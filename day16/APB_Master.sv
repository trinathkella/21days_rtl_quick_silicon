==> flow/design.v <==
module day16 (
  input       wire        clk,
  input       wire        reset,
  input       wire[1:0]   cmd_i,
  output      wire        psel_o,
  output      wire        penable_o,
  output      wire[31:0]  paddr_o,
  output      wire        pwrite_o,
  output      wire[31:0]  pwdata_o,
  input       wire        pready_i,
  input       wire[31:0]  prdata_i
);
  typedef enum logic [1:0] {IDLE = 2'b00, SETUP = 2'b01, ACCESS = 2'b10} APB_STATES;
  APB_STATES state, nxt_state;
  logic [31:0] rdata_q;
  always_ff @ (posedge clk, posedge reset) begin
    if(reset)
      state <= IDLE;
    else
      state <= nxt_state;
  end
  always_comb begin
  	nxt_state = state;
    case(state)
    	IDLE   : begin
        if(|cmd_i)
          nxt_state = SETUP;
        else
          nxt_state = IDLE;
      end
      SETUP  : nxt_state = ACCESS;
      ACCESS : begin
        if(pready_i)
          nxt_state = IDLE;
        else
          nxt_state = ACCESS;
      end
      default : nxt_state = state;
    endcase
  end
  assign psel_o    = (state == SETUP) | (state == ACCESS);
  assign penable_o = (state == ACCESS);
  assign paddr_o   = 32'hDEAD_CAFE;
  assign pwrite_o  = cmd_i[1];
  assign pwdata_o  = rdata_q + 32'h0000_0001;
  always_ff @ (posedge clk, posedge reset) begin
    if(reset)
      rdata_q <= 32'h0000_0000;
    else if(penable_o && pready_i && pwrite_o)
      rdata_q <= prdata_i;
  end
endmodule
# Step by step through the tools: day16
# What the tools print for day16, step after step.
# Line numbers count from 1 in the design file above.
# Cell names lack the library's common part.
# A cell with -- has no value.
dict set report setup {
  top_module {day16}
  clock_port {clk}
  cell_library {sky130hd}
  lib_corner {tt_025C_1v80}
}

# After elaboration
# Source: Yosys, flattened and elaborated, memories not mapped. Widths are those after wreduce. Registers that Yosys merges into a memory's read port (data or address) are not register bits. Print and check cells do not count. Equal cells are merged and count once.
dict set report word_totals {
  latch_bits 0
  out_inout_bits 67
  regBits 34
  ram_bits 0
  clocked_rd_ports_x_width 0
  in_bits 37
  romBits 0
  n_memories 0
}
dict set report op_classes {
  n_cmp 0
  n_addsub 1
  shifts 0
  n_eq 2
  n_div 0
  n_logic 1
  muxes 3
  reduce_logical 5
  mul 0
}
# cell count
set ops {}
lappend ops {{32-bit by 1-bit adder with 32-bit output (second input constant)} 1}
lappend ops {{2-bit parallel mux with 3-bit select} 1}
lappend ops {{3-bit nonzero test} 1}
lappend ops {{1-bit logical AND} 2}
lappend ops {{2-bit by 1-bit == test with 1-bit output (second input constant)} 1}
lappend ops {{2-bit == test (second input constant)} 1}
lappend ops {{2-bit logical NOT} 1}
lappend ops {{2-bit OR reduction} 1}
lappend ops {{2-bit 2-to-1 mux} 1}
lappend ops {{1-bit bitwise OR} 1}
lappend ops {{1-bit 2-to-1 mux} 1}

# Logic depth
# Yosys ltp: most cells in a row. Word level: on the elaborated netlist, between registers, memories and ports. Mapped: between sequential cells and ports; inverters and the memories' decode and read muxes count.
dict set report logic_depth {
  word_depth 3
  ABC_AREA 1
  ltp_mapped 8
  ltp_nobuf 8
}

# Netlist
# Yosys stat after the flow's synthesis: flattened, memories mapped to cells. It holds for the ABC_AREA given above (unset counts as 0); a run with the other value may have another netlist.
# cell_type count area_total_um2
set by_type {}
lappend by_type {dfrtp_1 34 850.816}
lappend by_type {nand2_1 85 319.056}
lappend by_type {buf_4 33 247.738}
lappend by_type {mux2_2 15 168.912}
lappend by_type {nor2_1 43 161.405}
lappend by_type {xor2_1 10 87.584}
lappend by_type {inv_1 22 82.579}
lappend by_type {nor2_8 4 80.077}
lappend by_type {nor2_4 7 78.826}
lappend by_type {a21oi_1 12 60.058}
lappend by_type {nand3b_1 8 60.058}
lappend by_type {mux2_1 5 56.304}
lappend by_type {nand2_2 6 37.536}
lappend by_type {nand3_1 7 35.034}
lappend by_type {nand2_4 3 33.782}
lappend by_type {xor2_2 2 32.531}
lappend by_type {dfstp_2 1 26.275}
lappend by_type {xnor2_1 3 26.275}
# Other cell types: 11; their cells: 18.
dict set report mapped {
  stdcells 318
  yosys_area_mm2 0.0025725
  ffs 35
}

# Worst setup path after synthesis
# Source: OpenSTA report_checks on the synthesized netlist (no wires, ideal clock, input and output delay 20% of the period each), path of least setup slack; recovery checks are left aside. Register names are those of the netlist, which keeps one name where synthesis merged equal registers.
dict set report synth_timing {
  kind {register to output}
  from {register rdata_q[1]}
  to {output port pwdata_o[14]}
  path_buffers 0
  t_arrival_ns 1.247
  driving_pins 7
  required_ns 1.768
  t_first_pin_ns 0.000
  path_delay_ns 1.247
  tclk_ns 2.21
  path_slack_ns 0.521
  period_less_setup_slack_ns 1.689
}
# "path_delay_ns" = arrival - input delay + setup time.
# At an output port there is no setup time.
# "driving_pins": output pins that drive a net of the path, with the launching flip-flop's if there is one; two outputs of one cell count as two.
# "period_less_setup_slack_ns" = period - worst setup slack (recovery checks aside). The figure is calculated, with input and output delays left at 20% of the set period.
# The rows between start and end are the longest chain of elaborated cells between them; the timing report does not say that the signal goes this way. Where chains are equally long, one stands for them.
# Each line given opens the expression or statement behind the cell; cells for indexed reads and writes are added by Yosys, which also makes memories of some case tables.
dict set report synth_between {
  cell_sequence {dfrtp_1 ha_1 nand2_2 nor2_8 nand2_4 nor2_4 xor2_1}
  elab_chain_cells 1
}
# element line_no
set synth_lines {}
lappend synth_lines {{from (decl)} 15} ;# logic [31:0] rdata_q;
lappend synth_lines {{from (assign)} 48} ;# rdata_q <= 32'h0000_0000;
lappend synth_lines {{from (assign)} 50} ;# rdata_q <= prdata_i;
lappend synth_lines {{32-bit by 1-bit adder with 32-bit output} 45} ;# assign pwdata_o  = rdata_q + 32'h0000_0001;
lappend synth_lines {{to (decl)} 9} ;# output      wire[31:0]  pwdata_o,

# Path in the finished layout
# Path of least setup slack in the final report of stored run 1 (OpenROAD, finished layout, wires in). Where an end is a register, its clock arrival counts in the times.
dict set report layout_timing {
  kind {register to output}
  from {register rdata_q[1]}
  to {output port pwdata_o[14]}
  driving_pins 10
  t_arrival_ns 1.78
  path_buffers 3
  t_first_pin_ns 0.29
  required_ns 1.26
  path_slack_ns -0.52
  tclk_ns 1.58
}
# The rows between start and end are the longest chain of elaborated cells between them; the timing report does not say that the signal goes this way. Where chains are equally long, one stands for them.
dict set report layout_between {
  cell_sequence {dfrtp_1 buf_4 ha_4 nand2_4 nor2_8 nand2_4 nor2_4 buf_6 xor2_1 buf_2}
  elab_chain_cells 1
}
# element line_no
set layout_lines {}
lappend layout_lines {{from (decl)} 15} ;# logic [31:0] rdata_q;
lappend layout_lines {{from (assign)} 48} ;# rdata_q <= 32'h0000_0000;
lappend layout_lines {{from (assign)} 50} ;# rdata_q <= prdata_i;
lappend layout_lines {{32-bit by 1-bit adder with 32-bit output} 45} ;# assign pwdata_o  = rdata_q + 32'h0000_0001;
lappend layout_lines {{to (decl)} 9} ;# output      wire[31:0]  pwdata_o,

; Flow measurements of day16 on sky130hd: 2 stored runs with different settings, listed in no order. Input and output delays are each 20% of the period that was set; the output load is 0.01 pF.
; "achievedPeriod_ns" = clock period - worst setup slack. The figure is calculated, with input and output delays left at 20% of the set period.
; By "design_power_w" is meant OpenSTA's value without simulated activity: inputs other than the clock are taken to toggle once in ten clock periods, and the tool carries that through the logic.

[stored run 1: settings]
period_ns = 1.58
CORE_UTILIZATION = 25
SETUP_SLACK_MARGIN = -0.03
PLACE_DENSITY = 0.66
CORE_MARGIN = 9
CELL_PAD_IN_SITES_GLOBAL_PLACEMENT = 2
CELL_PAD_IN_SITES_DETAIL_PLACEMENT = 1
ABC_AREA = 1
CTS_CLUSTER_SIZE = 63
CAP_MARGIN = 20
SLEW_MARGIN = 40
MAX_ROUTING_LAYER = met4
[stored run 1: results]
total_die_area_mm2 = 0.0142659
post_route_stdcell_area_mm2 = 0.0041415
design_power_w = 0.005173
achievedPeriod_ns = 2.095
yosys.chip_area_mm2 = 0.0025725
worst_setup_slack_ns = -0.515
setupTns_ns = -12.118

[stored run 2: settings]
period_ns = 1.24
CORE_UTILIZATION = 21
PLACE_DENSITY_LB_ADDON = 0.14
CORE_ASPECT_RATIO = 1.56
CELL_PAD_IN_SITES_GLOBAL_PLACEMENT = 2
CELL_PAD_IN_SITES_DETAIL_PLACEMENT = 2
TNS_END_PERCENT = 75
ABC_AREA = 0
GPL_TIMING_DRIVEN = 0
CTS_CLUSTER_SIZE = 54
CTS_CLUSTER_DIAMETER = 191
CAP_MARGIN = 20
CORE_MARGIN = 2
SLEW_MARGIN = 20
[stored run 2: results]
achievedPeriod_ns = 2.263
setupTns_ns = -26.223
design_power_w = 0.002655
post_route_stdcell_area_mm2 = 0.0040589
total_die_area_mm2 = 0.011075
yosys.chip_area_mm2 = 0.0021483
worst_setup_slack_ns = -1.023
